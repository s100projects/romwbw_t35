==> flow/design.v <==
module mmu
    (
    input           clk,
    input           n_reset,         
    input  [7:0]    mmuDataIn,       
    output [7:0]    mmuDataOut,
    input  [15:0]   address,
    input           MMUPageEnWrEn,         
    input           MMURegFileWrEn,
    input           MMURegFileRdEn,
    output [7:0]    mmuAdrOut       
    );
wire [7:0]      RegFileAdrOut;
wire [1:0]      mmuRdAdr;
reg     pageEnable;
assign  mmuAdrOut   = (pageEnable) ? RegFileAdrOut : 8'h0;
assign  mmuRdAdr    = (MMURegFileRdEn) ? ({address[1], address[0]}) : ({address[15], address[14]});
assign  mmuDataOut  =  mmuAdrOut;
always @(posedge clk)        
begin
    if (!n_reset)
        pageEnable <= 1'b0;
    else
    begin
        if (MMUPageEnWrEn)
        begin
            if (mmuDataIn[0])
                pageEnable <= 1'b1;
            else
                pageEnable <= 1'b0;
        end
    end
end
RegisterFile    #(.DataWidth(8), 
                .NumRegs(4))
  mmuRegs
  (
        .clk        (clk),
        .writeEn    (MMURegFileWrEn),
        .writeAddr  (address[1:0]),
        .writeData  (mmuDataIn),
        .readAddr   (mmuRdAdr),
        .readData   (RegFileAdrOut));
endmodule
module RegisterFile #(
  parameter DataWidth  = 8,
  parameter NumRegs    = 16,
  parameter IndexWidth = $clog2(NumRegs)
) (
  input                       clk,
  input                       writeEn,
  input      [IndexWidth-1:0] writeAddr,
  input      [ DataWidth-1:0] writeData,
  input      [IndexWidth-1:0] readAddr,
  output     [ DataWidth-1:0] readData
  );
  reg [7:0] regs [(NumRegs-1):0];
  always @(posedge clk) begin
    if (writeEn) begin
      regs[writeAddr] <= writeData;
    end
  end
  assign readData = regs[readAddr];
endmodule
======== Tool chain data of mmu ========
Tool output for the design above, in the order of the flow.
Lines are those of the file above, counted from 1.
Library cell names are shortened.
The mark - stands for no value.
design
  top module .............................. mmu
  clock port .............................. clk
  cell library ............................ sky130hd
  timing corner ........................... tt_025C_1v80

======== After elaboration ========
Source: Yosys, flattened and elaborated, memories not mapped. Widths are those after wreduce; folded enables and synchronous resets count as part of the registers. Registers that Yosys merges into a memory's read port (data or address) are not register bits. Print and check cells do not count. Equal cells are merged and count once.
Memory sizes are those after Yosys's memory passes, which may raise the word count (mostly to a power of two), join words into wider ones and drop unused or constant bits.
storage and ports
  elaborated cells ........................ 8
  memories ................................ 1
  RAM bits ................................ 32
  bits in registers ....................... 1
memories
  name          depth  width  rd ports  wr ports  RTL line  source
  mmuRegs.regs  4      8      1         1         57        reg [7:0] regs [(NumRegs-1):0];
cells by class
  mux-type cells .......................... 6
operator list
  kind              number
  2-to-1 mux 8 bit  2
  2-to-1 mux 2 bit  2
  2-to-1 mux 1 bit  2

======== Depth ========
Yosys ltp: most cells in a row. Word level: on the elaborated netlist, between registers, memories and ports. Mapped: between sequential cells and ports; inverters and the memories' decode and read muxes count.
logic depth
  depth after elaboration ................. 1
  ABC_AREA ................................ 0
  depth in mapped cells ................... 6
  mapped depth without buffers ............ 4

======== Mapped cells and area ========
The flow's flattened synthesis, as Yosys stat reports it; memories are mapped. The netlist is that of the ABC_AREA named above (0 if unset); the other value can give another one.
The area totals of this step are shown rounded.
cells by type
  type      number  area in all (sq um)
  edfxtp_1  32      960.922
  o22ai_2   8       100.096
  o21ai_0   16      80.077
  buf_4     9       67.565
  nor2_1    17      63.811
  o31ai_1   7       52.55
  a31oi_1   8       50.048
  o21ai_1   8       40.038
  dfxtp_1   1       20.019
  nor3b_1   2       15.014
  and3_1    2       12.512
  nor2b_1   2       12.512
  o31ai_2   1       12.512
  buf_6     1       11.261
  mux2i_1   1       10.01
  o21ai_2   1       8.758
  o21a_1    1       7.507
  nand2_2   1       6.256
Other cell types: 6; their cells: 6.
mapped netlist
  mapped flip-flops ....................... 33
  mapped area ............................. 1558 sq um
  cells in the netlist .................... 124
  area of sequential cells ................ 980.9 sq um
The figures by module come from a second, unflattened synthesis with its own total; it is not the netlist above.
unflattened totals
  cells (unflattened synthesis) ........... 67
  area total of the unflattened synthesis .. 1371 sq um
Rows give one instance, submodules left out.
by module
  module        instances  cells  area (sq um)
  RegisterFile  1          46     1189
  mmu           1          21     182.7

======== Path before layout ========
Path of least setup slack by OpenSTA after synthesis, without wires, with an ideal clock, recovery checks aside; 20% of the period is set as input and as output delay. Where synthesis merged equal registers, the netlist keeps one of their names.
timing path after synthesis
  path kind ............................... input port to output port
  start point ............................. input port address[14]
  end point ............................... output port mmuDataOut[6]
  stages .................................. 6
  data arrival time ....................... 1510 ps
  delay of the path ....................... 1040 ps
  slack ................................... 370 ps
  clock period ............................ 2350 ps
  time at the first pin ................... 470 ps
  external input delay .................... 470 ps
  synthesis period reached ................ 1980 ps
"delay of the path" = arrival - input delay + setup time.
A path that ends at an output port has no setup time.
"stages" counts driving pins, that of a launching flip-flop among them; a cell with two outputs on the path counts twice.
"synthesis period reached" is the clock period less the worst setup slack; recovery checks do not enter. This is arithmetic on one report: input and output delays are still those of the set period (20% each).
The rows between start and end are the longest chain of elaborated cells between them; the timing report does not say that the signal goes this way. Where chains are equally long, one stands for them.
A line is the first line of the expression or statement that the cell stems from. Yosys adds cells for indexed reads and writes and turns some case tables into memories.
The chain passes a memory read, where the word-level depth is cut; so it can be longer than that depth.
on the way, after synthesis
  path through ............................ buf_4 inv_2 o21a_1 o21ai_1 a31oi_1 buf_4
  length of the longest elaborated chain .. 3
  elaborated cells between the ends (all ways) .. 3
  source lines of those cells ............. 3
  classes of those cells .................. mux (2); memory (1)
ends and longest elaborated chain, after synthesis
  item                RTL line  source
  from (decl)         7         input  [15:0]   address,
  2-to-1 mux 2 bit    17        assign  mmuRdAdr    = (MMURegFileRdEn) ? ({address[1], address[0]}) : ({address[15], address[14]});
  memory (4 x 8 bit)  57        reg [7:0] regs [(NumRegs-1):0];
  2-to-1 mux 8 bit    16        assign  mmuAdrOut   = (pageEnable) ? RegFileAdrOut : 8'h0;
  to (decl)           6         output [7:0]    mmuDataOut,
Some nets on the timed path still bear RTL names; the line given drives or declares the net.
nets with RTL names, path after synthesis
  net           RTL line
  mmuAdrOut[6]  16

======== Worst path after layout ========
Path of least setup slack in the final report of entry A (OpenROAD, finished layout, wires in). Where an end is a register, its clock arrival counts in the times.
The path's times are printed in steps of 10 ps; the period is the one set.
timing path after layout
  path kind ............................... flip-flop to output port
  start point ............................. memory mmuRegs.regs[2][3]
  end point ............................... output port mmuAdrOut[3]
  stages .................................. 6
  data arrival time ....................... 1440 ps
  clock period ............................ 1840 ps
  time at the first pin ................... 270 ps
  slack ................................... 30 ps
The rows between start and end are the longest chain of elaborated cells between them; the timing report does not say that the signal goes this way. Where chains are equally long, one stands for them.
The chain passes a memory read, where the word-level depth is cut; so it can be longer than that depth.
on the way, after layout
  path through ............................ edfxtp_1 nor2_2 o22ai_4 o31ai_4 a31oi_4 buf_2
  length of the longest elaborated chain .. 2
  elaborated cells between the ends (all ways) .. 2
  source lines of those cells ............. 2
  classes of those cells .................. mux (1); memory (1)
ends and longest elaborated chain, after layout
  item                RTL line  source
  from (decl)         57        reg [7:0] regs [(NumRegs-1):0];
  memory (4 x 8 bit)  57
  2-to-1 mux 8 bit    16        assign  mmuAdrOut   = (pageEnable) ? RegFileAdrOut : 8'h0;
  to (decl)           11        output [7:0]    mmuAdrOut

## Implementation results

2 stored runs of mmu in the flow (synthesis by Yosys, layout by OpenROAD, sky130hd cells), in arbitrary order. Constraints: input delay and output delay 20% of the set period each, output load 0.01 pF.
"period reached" means the clock period less the worst setup slack. The figure is calculated, with input and output delays left at 20% of the set period.
"critical setup path time" = time allowed to the worst setup path (clock period - input delay - output delay, where it has them) - its slack; a late launch clock adds to it, a late capture clock takes from it.
By "total power of the final layout" is meant OpenSTA's value without simulated activity: inputs other than the clock are taken to toggle once in ten clock periods, and the tool carries that through the logic.
"critical setup path time" is given in steps of 10 ps.
Results are given in rounded form.

---- entry A ----
settings
  period_ns = 1.84
  CORE_UTILIZATION = 18
  PLACE_DENSITY = 0.79
  CELL_PAD_IN_SITES_GLOBAL_PLACEMENT = 1
  GPL_ROUTABILITY_DRIVEN = 0
  CTS_CLUSTER_SIZE = 28
  CAP_MARGIN = 20
  CORE_MARGIN = 2
  SLEW_MARGIN = 20
results
  smallest hold slack ..................... 646 ps
  standard-cell area after routing ........ 2447 sq um
  total power of the final layout ......... 1.715 mW
  sum of negative setup slack ............. 0 ps
  period reached .......................... 1808 ps
  post-route utilization .................. 29.5%
  setup slack of the critical path ........ 32 ps
  area of the synthesized netlist ......... 1558 sq um
  overall die area ........................ 9414 sq um
  critical setup path time ................ 1440 ps
  critical path kind ...................... flip-flop to output port

---- entry B ----
settings
  period_ns = 1.87
  SETUP_SLACK_MARGIN = 0.1
  CAP_MARGIN = 20
  CORE_MARGIN = 2
  CORE_UTILIZATION = 40
  SLEW_MARGIN = 20
results
  smallest hold slack ..................... 653 ps
  standard-cell area after routing ........ 2346 sq um
  total power of the final layout ......... 1.711 mW
  sum of negative setup slack ............. 0 ps
  period reached .......................... 1766 ps
  post-route utilization .................. 63.1%
  setup slack of the critical path ........ 104 ps
  area of the synthesized netlist ......... 1558 sq um
  overall die area ........................ 4410 sq um
  critical setup path time ................ 1390 ps
  critical path kind ...................... flip-flop to output port
