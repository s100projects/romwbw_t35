==> flow/design.v <==
module cpuDIMux
    (
    input [7:0] romData,
    input [15:0] rstAdr,
    input [7:0] ramaData,
    input [7:0] s100DataIn,
    input [7:0] ledread,
    input [7:0] iobyte,
    input [7:0] usbRxD,
    input [7:0] usbStatus,
    input [7:0] ps2kybdData,
    input [7:0] ps2StatInp,
    input [7:0] ramVGAData,
    input [7:0] inPtrStat,
    input [7:0] RTCDataToCPU,
    input [7:0] RTCSpiBusyFlag,
    input [7:0] intsToCpu,
    input [7:0] SDdataToCPU,
    input [7:0] SD_statusToCPU,
    input [7:0] mmu2cpuDataIn,
    input   reset_cs,
    input   rom_cs,
    input   c3En_cs,
    input   ladrEn_cs,
    input   hadrEn_cs,
    input   ram_cs,
    input   inLED_cs,
    input   iobyteIn_cs,
    input   usbStat_cs,
    input   usbRxD_cs,
    input   ide_cs,
    input   ps2DIn_cs,
    input   ps2StIn_cs,
    input   vgaRAM_cs,
    input   printerStat_cs,
    input   DataFmRTC_cs,
    input   RTCSpiBusy_cs,
    input   z80Read,
    input   intVectToCPU_cs,
    input   DataFmSD_cs,
    input   SD_status_cs,
    input   MMURegFileRdEn,
    input   pll0_250MHz,
    output reg [7:0] outData
    );
always @(posedge pll0_250MHz) begin
    if (rom_cs)
        outData <= romData;
    else if (c3En_cs)
        outData <= 8'hC3;
     else if (ladrEn_cs)
        outData <= rstAdr[7:0];
    else if (hadrEn_cs)
        outData <= rstAdr[15:8];
   else if (ide_cs)
        outData <= s100DataIn;
    else if (ram_cs)
        outData <= ramaData;
    else if (inLED_cs)
        outData <= ledread;
    else if (iobyteIn_cs)
        outData <= iobyte;
     else if (usbRxD_cs)
        outData <= usbRxD;
     else if(usbStat_cs)
        outData <= usbStatus;
     else if(ps2DIn_cs)
        outData <= ps2kybdData;
     else if(ps2StIn_cs)
        outData <= ps2StatInp;
     else if(vgaRAM_cs)
        outData <= ramVGAData;
     else if(printerStat_cs)
        outData <= inPtrStat;
     else if(!DataFmRTC_cs)
        outData <= RTCDataToCPU;
     else if(RTCSpiBusy_cs)
        outData <= RTCSpiBusyFlag;
     else if(intVectToCPU_cs)
        outData <= intsToCpu;
     else if(DataFmSD_cs)
        outData <= SDdataToCPU;
     else if(SD_status_cs)
        outData <= SD_statusToCPU;
     else if (MMURegFileRdEn)
        outData <= mmu2cpuDataIn;
     else if(z80Read)
        outData <= s100DataIn;
     else  
        outData <= 8'h0;
    end
endmodule
======== Step by step through the tools: cpuDIMux ========
The steps from the RTL of cpuDIMux to its reports follow in flow order.
Lines are those of the file above, counted from 1.
Operators carry their Yosys type and port widths (W data, S select, Z words).
Cell names lack the library's common part.
Not given: --
inputs
  top module .............................. cpuDIMux
  clock port .............................. pll0_250MHz
  standard-cell library ................... sky130hd
  corner .................................. tt_025C_1v80

======== Elaborated design ========
Counts by Yosys on the flattened word-level netlist (proc, flatten, opt, wreduce; memories kept). Register bits leave out memories and registers merged into their read ports (data or address); mux counts leave out enables and synchronous resets folded into registers. Print and check cells are left out. Cells with the same type and inputs are merged into one.
bit counts
  register bits after elaboration ......... 8
  bits in latches ......................... 0
  bits in writable memories ............... 0
  ROM bits ................................ 0
  word width x clocked read ports ......... 0
  memory cells ............................ 0
  output and inout port bits .............. 8
  word-level cells ........................ 22
cells by class
  add/sub/neg operators ................... 0
  multiply operators ...................... 0
  div/mod/pow operators ................... 0
  order comparisons ....................... 0
  equality and inequality tests ........... 0
  shift-type cells ........................ 0
  muxes and demuxes ....................... 21
  bitwise operators ....................... 0
  reduce/logical cells .................... 0
operators by type and width
  operator  count
  $mux W8   21

======== Depth ========
Longest topological path by Yosys (ltp), each cell counted once; first at word level (registers and memories cut), then after technology mapping (sequential cells cut; the memories' decode and read muxes count).
logic depth
  word-level depth ........................ 21
  ABC_AREA ................................ 1
  gate-level depth with buffers ........... 22

======== Netlist ========
The flow's flattened synthesis, as Yosys stat reports it; memories are mapped. The netlist is that of the ABC_AREA named above (0 if unset); the other value can give another one.
synthesis totals
  mapped cells ............................ 405
  chip area (Yosys) ....................... 2,125.8 um^2
  area of sequential cells ................ 160.2 um^2
  flip-flops .............................. 8
  buffer cells ............................ 25
cell types
  type             count  total area (um^2)
  nand2_1          140    525.504
  nand3_1          64     320.307
  a21oi_1          52     260.25
  dfxtp_1          8      160.154
  inv_1            42     157.651
  or2_2            24     150.144
  a21oi_2          12     105.101
  nor2_1           27     101.347
  clkbuf_8         7      96.342
  buf_6            8      90.086
  clkdlybuf4s50_2  3      33.782
  o211ai_1         4      30.029
  buf_12           1      20.019
  buf_2            4      20.019
  nor2_2           2      12.512
  nor2_4           1      11.261
  buf_4            1      7.507
  inv_2            2      7.507
Not listed: further types 3, cells in them 3.

======== Timing after synthesis ========
Source: OpenSTA report_checks on the synthesized netlist (no wires, ideal clock, input and output delay 20% of the period each), path of least setup slack; recovery checks are left aside. Register names are those of the netlist, which keeps one name where synthesis merged equal registers.
timing after synthesis
  kind .................................... input to register
  start ................................... input DataFmSD_cs
  end ..................................... register outData[2]
  period .................................. 2.26 ns
  library setup time ...................... 0.112 ns
  launch time at the first pin ............ 0.452 ns
  data arrival time ....................... 1.693 ns
  slack ................................... 0.455 ns
  path delay .............................. 1.353 ns
  stages .................................. 20
  synthesis period reached ................ 1.805 ns
"path delay" is the arrival time less input delay plus setup time.
"stages": output pins that drive a net of the path, with the launching flip-flop's if there is one; two outputs of one cell count as two.
"synthesis period reached" = period - worst setup slack (recovery checks aside). The figure is calculated, with input and output delays left at 20% of the set period.
Between the ends stands the longest chain of elaborated cells between them, by number of cells; it is not shown to be the way that was timed. Of several equally long chains one is given.
A line is the first line of the expression or statement that the cell stems from. Yosys adds cells for indexed reads and writes and turns some case tables into memories.
A register here has more assigning lines than the two given.
on the way, after synthesis
  cell sequence ........................... buf_6 buf_12 a21oi_2 nand2_1 nand2_1 nand2_1 nand2_1 nand3_1 o211ai_1 nand3_1 nand3_1 nand3_1 nand3_1 nand3_1 nand3_1 nand2_1 nand2_1 nand2_1 nand2_1 nand2_1
  length of the longest elaborated chain .. 18
  elaborated cells on any way between the ends .. 18
  classes of those cells .................. 18 x mux
ends and longest elaborated chain, after synthesis
  what                line  source
  start: declaration  40    input   DataFmSD_cs,
  $mux W8             81    else if(DataFmSD_cs)
  $mux W8             79    else if(intVectToCPU_cs)
  $mux W8             77    else if(RTCSpiBusy_cs)
  $mux W8             75    else if(!DataFmRTC_cs)
  $mux W8             73    else if(printerStat_cs)
  $mux W8             71    else if(vgaRAM_cs)
  $mux W8             69    else if(ps2StIn_cs)
  [4 not listed]      --
  $mux W8             59    else if (inLED_cs)
  $mux W8             57    else if (ram_cs)
  $mux W8             55    else if (ide_cs)
  $mux W8             53    else if (hadrEn_cs)
  $mux W8             51    else if (ladrEn_cs)
  $mux W8             49    else if (c3En_cs)
  $mux W8             47    if (rom_cs)
  end: assignment     48    outData <= romData;
  end: assignment     52    outData <= rstAdr[7:0];
  end: declaration    44    output reg [7:0] outData

======== Path in the finished layout ========
Path of least setup slack in the final report of stored run 2 (OpenROAD, finished layout, wires in). Where an end is a register, its clock arrival counts in the times.
timing after layout
  kind .................................... input to register
  start ................................... input z80Read
  end ..................................... register outData[7]
  period .................................. 3.94 ns
  library setup time ...................... 0.06 ns
  launch time at the first pin ............ 0.79 ns
  data arrival time ....................... 2.93 ns
  slack ................................... 1.18 ns
  stages .................................. 21
Between the ends stands the longest chain of elaborated cells between them, by number of cells; it is not shown to be the way that was timed. Of several equally long chains one is given.
A register here has more assigning lines than the two given.
on the way, after layout
  cell sequence ........................... clkdlybuf4s50_1 nand3_1 nand2_1 nand2_1 nand2_1 nand2_1 nand2_1 nand2_1 nand2_1 nand3_1 nand3_1 nand3_1 nand3_1 nand3_1 nand3_1 nand3_1 nand3_1 nand2_1 nand2_1 nand2_1 a21oi_2
  length of the longest elaborated chain .. 21
  elaborated cells on any way between the ends .. 21
  classes of those cells .................. 21 x mux
ends and longest elaborated chain, after layout
  what                line  source
  start: declaration  38    input   z80Read,
  $mux W8             87    else if(z80Read)
  $mux W8             85    else if (MMURegFileRdEn)
  $mux W8             83    else if(SD_status_cs)
  $mux W8             81    else if(DataFmSD_cs)
  $mux W8             79    else if(intVectToCPU_cs)
  $mux W8             77    else if(RTCSpiBusy_cs)
  $mux W8             75    else if(!DataFmRTC_cs)
  [7 not listed]      --
  $mux W8             59    else if (inLED_cs)
  $mux W8             57    else if (ram_cs)
  $mux W8             55    else if (ide_cs)
  $mux W8             53    else if (hadrEn_cs)
  $mux W8             51    else if (ladrEn_cs)
  $mux W8             49    else if (c3En_cs)
  $mux W8             47    if (rom_cs)
  end: assignment     48    outData <= romData;
  end: assignment     52    outData <= rstAdr[7:0];
  end: declaration    44    output reg [7:0] outData

Hand-over note for cpuDIMux

Top module cpuDIMux; platform sky130hd; tools Yosys and OpenROAD; 2 stored runs in no particular order. Input and output delays are each 20% of the period that was set; the output load is 0.01 pF.
By "achieved clock period" is meant the clock period of the run minus its worst setup slack. This is arithmetic on one report: input and output delays are still those of the set period (20% each).
"critical path time" = time allowed to the worst setup path (clock period - input delay - output delay, where it has them) - its slack; a late launch clock adds to it, a late capture clock takes from it.
By "total design power" is meant OpenSTA's value without simulated activity: inputs other than the clock are taken to toggle once in ten clock periods, and the tool carries that through the logic.

---- stored run 1 ----
settings
  period_ns = 2.17
  CORE_UTILIZATION = 69
  PLACE_DENSITY = 0.78
  CORE_MARGIN = 6
  CELL_PAD_IN_SITES_GLOBAL_PLACEMENT = 1
  GPL_TIMING_DRIVEN = 0
  GPL_ROUTABILITY_DRIVEN = 0
  CTS_CLUSTER_DIAMETER = 27
  SLEW_MARGIN = 20
  MIN_ROUTING_LAYER = met1
  MAX_ROUTING_LAYER = met5
  CAP_MARGIN = 20
results
  no results, placement failed with GPL-0301

---- stored run 2 ----
settings
  period_ns = 3.94
  CORE_UTILIZATION = 17
  SETUP_SLACK_MARGIN = -0.2
  PLACE_DENSITY_LB_ADDON = 0.1
  CORE_ASPECT_RATIO = 1.27
  CORE_MARGIN = 4
  CELL_PAD_IN_SITES_GLOBAL_PLACEMENT = 3
  TNS_END_PERCENT = 25
  ABC_AREA = 1
  GPL_TIMING_DRIVEN = 0
  CAP_MARGIN = 20
  SLEW_MARGIN = 35
  MAX_ROUTING_LAYER = met4
results
  post-synthesis cell area ................ 2,125.8 um^2
  area inside the die boundary ............ 14,370.3 um^2
  standard-cell area after layout ......... 4,127.7 um^2
  utilization of the finished layout ...... 34.1%
  setup slack of the critical path ........ 1.177 ns
  setup TNS ............................... 0.000 ns
  post-route worst hold slack ............. 1.102 ns
  total design power ...................... 0.6539 mW
  achieved clock period ................... 2.763 ns
  critical path time ...................... 1.98 ns
  worst setup path kind ................... input to register

End of note.
